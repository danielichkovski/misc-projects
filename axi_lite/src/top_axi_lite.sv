==> flow/design.v <==
`timescale 1ns / 1ps
module axi_lite_master (
    input logic clk,
    input logic rstn,
    input logic        start,     
    input logic        mode,      
    input logic [31:0] addr,      
    input logic [31:0] wdata_in,  
    input  logic        arready,   
    output logic        arvalid,   
    output logic [31:0] araddr,    
    input  logic        rvalid,   
    input  logic [31:0] rdata,    
    output logic        rready,   
    input  logic        awready,   
    output logic        awvalid,   
    output logic [31:0] awaddr,    
    input  logic        wready,   
    output logic        wvalid,   
    output logic [31:0] wdata,    
    input  logic bvalid,   
    output logic bready,   
    output logic [31:0] rdata_out,   
    output logic        done         
);
  typedef enum logic [2:0] {
    IDLE,         
    WRITE_ADDR,   
    WRITE_DATA,   
    WRITE_RESP,   
    READ_ADDR,    
    READ_DATA,    
    DONE          
  } state_t;
  state_t state, next_state;
  logic aw_handshake, w_handshake, b_handshake;
  logic ar_handshake, r_handshake;
  assign aw_handshake = awvalid && awready;
  assign w_handshake  = wvalid && wready;
  assign b_handshake  = bvalid && bready;
  assign ar_handshake = arvalid && arready;
  assign r_handshake  = rvalid && rready;
  always_ff @(posedge clk or negedge rstn) begin
    if (!rstn) state <= IDLE;
    else state <= next_state;
  end
  always_comb begin
    next_state = state;
    case (state)
      IDLE: if (start) next_state = (mode) ? WRITE_ADDR : READ_ADDR;
      WRITE_ADDR: if (aw_handshake) next_state = WRITE_DATA;
      WRITE_DATA: if (w_handshake) next_state = WRITE_RESP;
      WRITE_RESP: if (b_handshake) next_state = DONE;
      READ_ADDR: if (ar_handshake) next_state = READ_DATA;
      READ_DATA: if (r_handshake) next_state = DONE;
      DONE:
      if (start) next_state = (mode) ? WRITE_ADDR : READ_ADDR;
      else next_state = IDLE;
    endcase
  end
  assign awvalid = (state == WRITE_ADDR);
  assign awaddr  = addr;
  assign wvalid  = (state == WRITE_DATA);
  assign wdata   = wdata_in;
  assign bready  = (state == WRITE_RESP);
  assign arvalid = (state == READ_ADDR);
  assign araddr  = addr;
  assign rready  = (state == READ_DATA);
  assign done    = (state == DONE);
  always_ff @(posedge clk or negedge rstn) begin
    if (!rstn) rdata_out <= 32'b0;
    else if (state == READ_DATA && rvalid) rdata_out <= rdata;
  end
endmodule
`timescale 1ns / 1ps
module axi_lite_slave (
    input  logic        clk,
    input  logic        rstn,
    input  logic        awvalid,
    input  logic [31:0] awaddr,
    output logic        awready,
    input  logic        wvalid,
    input  logic [31:0] wdata,
    output logic        wready,
    output logic        bvalid,
    input  logic        bready,
    input  logic        arvalid,
    input  logic [31:0] araddr,
    output logic        arready,
    output logic        rvalid,
    output logic [31:0] rdata,
    input  logic        rready
);
    logic [31:0] mem [0:15];
    logic [31:0] awaddr_reg, araddr_reg;
    always_ff @(posedge clk or negedge rstn) begin
        if (!rstn) begin
            awready    <= 0;
            awaddr_reg <= 0;
        end else begin
            if (!awready && awvalid) begin
                awready <= 1;
                awaddr_reg <= awaddr;
            end else begin
                awready <= 0;
            end
        end
    end
    always_ff @(posedge clk or negedge rstn) begin
        if (!rstn) begin
            wready <= 0;
        end else begin
            if (!wready && wvalid) begin
                wready <= 1;
                mem[awaddr_reg[5:2]] <= wdata;  
            end else begin
                wready <= 0;
            end
        end
    end
    always_ff @(posedge clk or negedge rstn) begin
        if (!rstn) begin
            bvalid <= 0;
        end else begin
            if (wvalid && wready)
                bvalid <= 1;
            else if (bvalid && bready)
                bvalid <= 0;
        end
    end
    always_ff @(posedge clk or negedge rstn) begin
        if (!rstn) begin
            arready    <= 0;
            araddr_reg <= 0;
        end else begin
            if (!arready && arvalid) begin
                arready <= 1;
                araddr_reg <= araddr;
            end else begin
                arready <= 0;
            end
        end
    end
    always_ff @(posedge clk or negedge rstn) begin
        if (!rstn) begin
            rvalid <= 0;
            rdata  <= 0;
        end else begin
            if (arvalid && arready) begin
                rdata  <= mem[araddr_reg[5:2]];
                rvalid <= 1;
            end else if (rvalid && rready) begin
                rvalid <= 0;
            end
        end
    end
endmodule
module top_axi_lite (
    input  logic clk,
    input  logic rstn,
    input  logic start,
    input  logic mode,            
    input  logic [31:0] addr,
    input  logic [31:0] wdata_in,
    output logic [31:0] rdata_out,
    output logic done
);
    logic        awvalid, awready;
    logic [31:0] awaddr;
    logic        wvalid, wready;
    logic [31:0] wdata;
    logic        bvalid, bready;
    logic        arvalid, arready;
    logic [31:0] araddr;
    logic        rvalid, rready;
    logic [31:0] rdata;
    logic [1:0]  bresp;   
    axi_lite_master master_inst (
        .clk(clk),
        .rstn(rstn),
        .start(start),
        .mode(mode),
        .addr(addr),
        .wdata_in(wdata_in),
        .arready(arready),
        .rvalid(rvalid),
        .rdata(rdata),
        .arvalid(arvalid),
        .araddr(araddr),
        .rready(rready),
        .awready(awready),
        .wready(wready),
        .bvalid(bvalid),
        .awvalid(awvalid),
        .awaddr(awaddr),
        .wvalid(wvalid),
        .wdata(wdata),
        .bready(bready),
        .rdata_out(rdata_out),
        .done(done)
    );
    axi_lite_slave slave_inst (
        .clk(clk),
        .rstn(rstn),
        .awvalid(awvalid),
        .awaddr(awaddr),
        .awready(awready),
        .wvalid(wvalid),
        .wdata(wdata),
        .wready(wready),
        .bvalid(bvalid),
        .bready(bready),
        .arvalid(arvalid),
        .araddr(araddr),
        .arready(arready),
        .rvalid(rvalid),
        .rdata(rdata),
        .rready(rready)
    );
endmodule
======== From RTL to reports: top_axi_lite ========
Tool output for the design above, in the order of the flow.
Line numbers count from 1 in the design file above.
Operators carry their Yosys type and port widths (W data, S select, Z words).
Not given: --
design
  top module .............................. top_axi_lite
  clock ................................... clk
  library ................................. sky130hd
  corner .................................. tt_025C_1v80

======== Elaborated design ========
Counts by Yosys on the flattened word-level netlist (proc, flatten, opt, wreduce). Print and check cells are left out. Cells with the same type and inputs are merged into one.
word-level totals
  input port bits ......................... 68
  output and inout bits ................... 33
  word-level cells ........................ 119
  bits in registers ....................... 596
operators by class
  reduce/logical cells .................... 34
  mux-type cells .......................... 17
  eq/ne operators ......................... 42
operator list
  cell                  number
  $pmux W32 S16         1
  $eq A4 B4 Y1 const B  16
  $reduce_and A3 Y1     16
  $eq A4 B3 Y1 const B  8
  $mux W3               8
  $pmux W3 S7           1
  $eq A4 B2 Y1 const B  4
  $ne A2 B1 Y1 const B  5
  $eq A3 B3 Y1 const B  3
  $logic_and A1 B1 Y1   8
  $eq A4 B1 Y1 const B  2
  $logic_not A4 Y1      2
  $reduce_and A7 Y1     1
  $reduce_bool A7 Y1    1
  $mux W1               7
  $eq A3 B2 Y1 const B  2
  $reduce_bool A2 Y1    2
  $logic_not A1 Y1      3
  $eq A3 B1 Y1 const B  1
  $logic_not A3 Y1      1
  $ne A2 B2 Y1 const B  1

======== Longest topological paths ========
Longest topological path by Yosys (ltp), each cell counted once; first at word level (registers and memories cut), then after technology mapping (sequential cells cut; the memories' decode and read muxes count).
logic depth
  word-level depth ........................ 4
  ABC_AREA ................................ 0
  depth in mapped cells ................... 8
  mapped depth without buffers ............ 4

======== Mapped cells and area ========
Yosys stat after the flow's synthesis: flattened, memories mapped to cells. It holds for the ABC_AREA given above (unset counts as 0); a run with the other value may have another netlist.
cell types
  cell                        number  area in all (µm²)
  sky130_fd_sc_hd__edfxtp_1   512     1.54E+04
  sky130_fd_sc_hd__dfrtp_1    83      2.08E+03
  sky130_fd_sc_hd__nand3b_1   181     1.36E+03
  sky130_fd_sc_hd__a21oi_1    149     745.715
  sky130_fd_sc_hd__a22o_1     61      534.262
  sky130_fd_sc_hd__mux2_2     40      450.432
  sky130_fd_sc_hd__mux2i_1    33      330.317
  sky130_fd_sc_hd__nand4bb_1  28      315.302
  sky130_fd_sc_hd__a2111oi_0  30      262.752
  sky130_fd_sc_hd__nand4b_1   30      262.752
  sky130_fd_sc_hd__buf_2      49      245.235
  sky130_fd_sc_hd__o211ai_1   28      210.202
  sky130_fd_sc_hd__o22ai_1    33      206.448
  sky130_fd_sc_hd__clkbuf_1   51      191.434
  sky130_fd_sc_hd__and2_1     29      181.424
  sky130_fd_sc_hd__nor4_1     29      181.424
  sky130_fd_sc_hd__buf_4      11      82.579
  sky130_fd_sc_hd__buf_6      7       78.826
Other cell types: 38; their cells: 111.
mapped netlist
  cell count .............................. 1495
  mapped flip-flops ....................... 596
  mapped area ............................. 23801.6 µm²
  sequential area ......................... 17478.0 µm²
  buffers ................................. 123
By module: a second synthesis without flattening, with its own total; a netlist apart from the flattened one above.
second synthesis, totals
  cell total of the unflattened synthesis .. 1393
  area total of the unflattened synthesis .. 23627.7 µm²
Rows give one instance, submodules left out.
modules
  module           seq. area (µm²)  cells  area (µm²)  instances
  axi_lite_slave   16500.8          1203   21339.2     1
  axi_lite_master  977.2            190    2288.4      1
  top_axi_lite     0.0              0      0.0         1

======== Path before layout ========
Source: OpenSTA report_checks on the synthesized netlist (no wires, ideal clock, input and output delay 20% of the period each), path of least setup slack; recovery checks are left aside. Register names are those of the netlist, which keeps one name where synthesis merged equal registers.
path after synthesis
  path kind ............................... input to register
  start point ............................. input rstn
  end point ............................... register slave_inst.mem[0][0]
  buffers on the path ..................... 0
  arrival ................................. 3.502 ns
  stages on the path ...................... 3
  period .................................. 4.47 ns
  path slack .............................. 0.507 ns
  library setup time ...................... 0.461 ns
  data required time ...................... 4.009 ns
  delay of the path ....................... 3.069 ns
  launch time at the first pin ............ 0.894 ns
  external input delay .................... 0.894 ns
  synthesis period reached ................ 3.963 ns
"delay of the path" = arrival - input delay + setup time.
"stages on the path": output pins that drive a net of the path, with the launching flip-flop's if there is one; two outputs of one cell count as two.
"synthesis period reached" is the clock period less the worst setup slack; recovery checks do not enter. This is arithmetic on one report: input and output delays are still those of the set period (20% each).
The rows between start and end are the longest chain of elaborated cells between them; the timing report does not say that the signal goes this way. Where chains are equally long, one stands for them.
Each line given opens the expression or statement behind the cell; cells for indexed reads and writes are added by Yosys, which also makes memories of some case tables.
Lines with a computed index may be missing from the assigning lines.
on the way, after synthesis
  cell sequence ........................... sky130_fd_sc_hd__nand2_1 > sky130_fd_sc_hd__or3_1 > sky130_fd_sc_hd__nor3_1
  length of the longest elaborated chain .. 1
  elaborated cells on any way between the ends .. 1
  RTL lines with such cells ............... 0
  classes of those cells .................. reduce/logical (1)
RTL lines, path after synthesis
  element            line  RTL
  from (decl)        160   input  logic rstn,
  $reduce_and A3 Y1  --
  to (decl)          94    logic [31:0] mem [0:15];

======== Path in the finished layout ========
From the final timing report of run A: the path of least setup slack in the routed layout; clock arrival at registers is part of the times.
path after layout
  path kind ............................... register to register
  start point ............................. register slave_inst.araddr_reg[4]
  end point ............................... register slave_inst.rdata[5]
  launch time at the first pin ............ 0.59 ns
  data required time ...................... 6.01 ns
  arrival ................................. 3.96 ns
  library setup time ...................... 0.14 ns
  buffers on the path ..................... 1
  stages on the path ...................... 6
  path slack .............................. 2.05 ns
  period .................................. 5.55 ns
The rows between start and end are the longest chain of elaborated cells between them; the timing report does not say that the signal goes this way. Where chains are equally long, one stands for them.
on the way, after layout
  cell sequence ........................... sky130_fd_sc_hd__dfrtp_4 > sky130_fd_sc_hd__nand2b_2 > sky130_fd_sc_hd__buf_4 > sky130_fd_sc_hd__a21oi_1 > sky130_fd_sc_hd__a2111oi_0 > sky130_fd_sc_hd__a21oi_1
  length of the longest elaborated chain .. 2
  elaborated cells on any way between the ends .. 17
  RTL lines with such cells ............... 1
  classes of those cells .................. eq/ne (15); mux (1); reduce/logical (1)
RTL lines, path after layout
  element        line  RTL
  from (decl)    95    logic [31:0] awaddr_reg, araddr_reg;
  from (assign)  134   araddr_reg <= 0;
  from (assign)  138   araddr_reg <= araddr;
  $eq A4 B4 Y1   150   rdata  <= mem[araddr_reg[5:2]];
  $pmux W32 S16  150
  to (assign)    147   rdata  <= 0;
  to (assign)    150
  to (decl)      91    output logic [31:0] rdata,

# Flow runs of top_axi_lite

Design top_axi_lite on sky130hd. What follows are 2 stored runs of the flow, each under its own settings; their order means nothing. The constraints put input and output delay at 20% of the set period each and load the outputs with 0.01 pF.
By "clock period reached" is meant the clock period of the run minus its worst setup slack. This is arithmetic on one report: input and output delays are still those of the set period (20% each).
"power": no workload was simulated; the value follows from the tool's default switching activity.

---- run A ----
settings
  period_ns = 5.55
  CORE_UTILIZATION = 15
  SETUP_SLACK_MARGIN = 1.34
  PLACE_DENSITY_LB_ADDON = 0.18
  CORE_ASPECT_RATIO = 0.98
  CELL_PAD_IN_SITES_GLOBAL_PLACEMENT = 0
  CELL_PAD_IN_SITES_DETAIL_PLACEMENT = 1
  TNS_END_PERCENT = 40
  ABC_AREA = 0
  GPL_ROUTABILITY_DRIVEN = 1
  CTS_CLUSTER_SIZE = 24
  CTS_CLUSTER_DIAMETER = 92
  CAP_MARGIN = 0
  MIN_ROUTING_LAYER = met2
  CORE_MARGIN = 2
  SLEW_MARGIN = 20
results
  standard-cell area after layout ......... 28157.0 µm²
  full die area ........................... 161879.0 µm²
  smallest setup slack .................... 2.055 ns
  clock period reached .................... 3.495 ns
  final utilization ....................... 0.179
  sum of negative setup slack ............. 0.000 ns
  netlist area reported by Yosys .......... 23801.6 µm²
  power ................................... 12.109 mW

---- run B ----
settings
  period_ns = 3.97
  CORE_UTILIZATION = 59
  CAP_MARGIN = 20
  CORE_MARGIN = 2
  SLEW_MARGIN = 20
results
  standard-cell area after layout ......... 27050.9 µm²
  full die area ........................... 41963.5 µm²
  smallest setup slack .................... 1.271 ns
  clock period reached .................... 2.699 ns
  final utilization ....................... 0.681
  sum of negative setup slack ............. 0.000 ns
  netlist area reported by Yosys .......... 23801.6 µm²
  power ................................... 17.599 mW
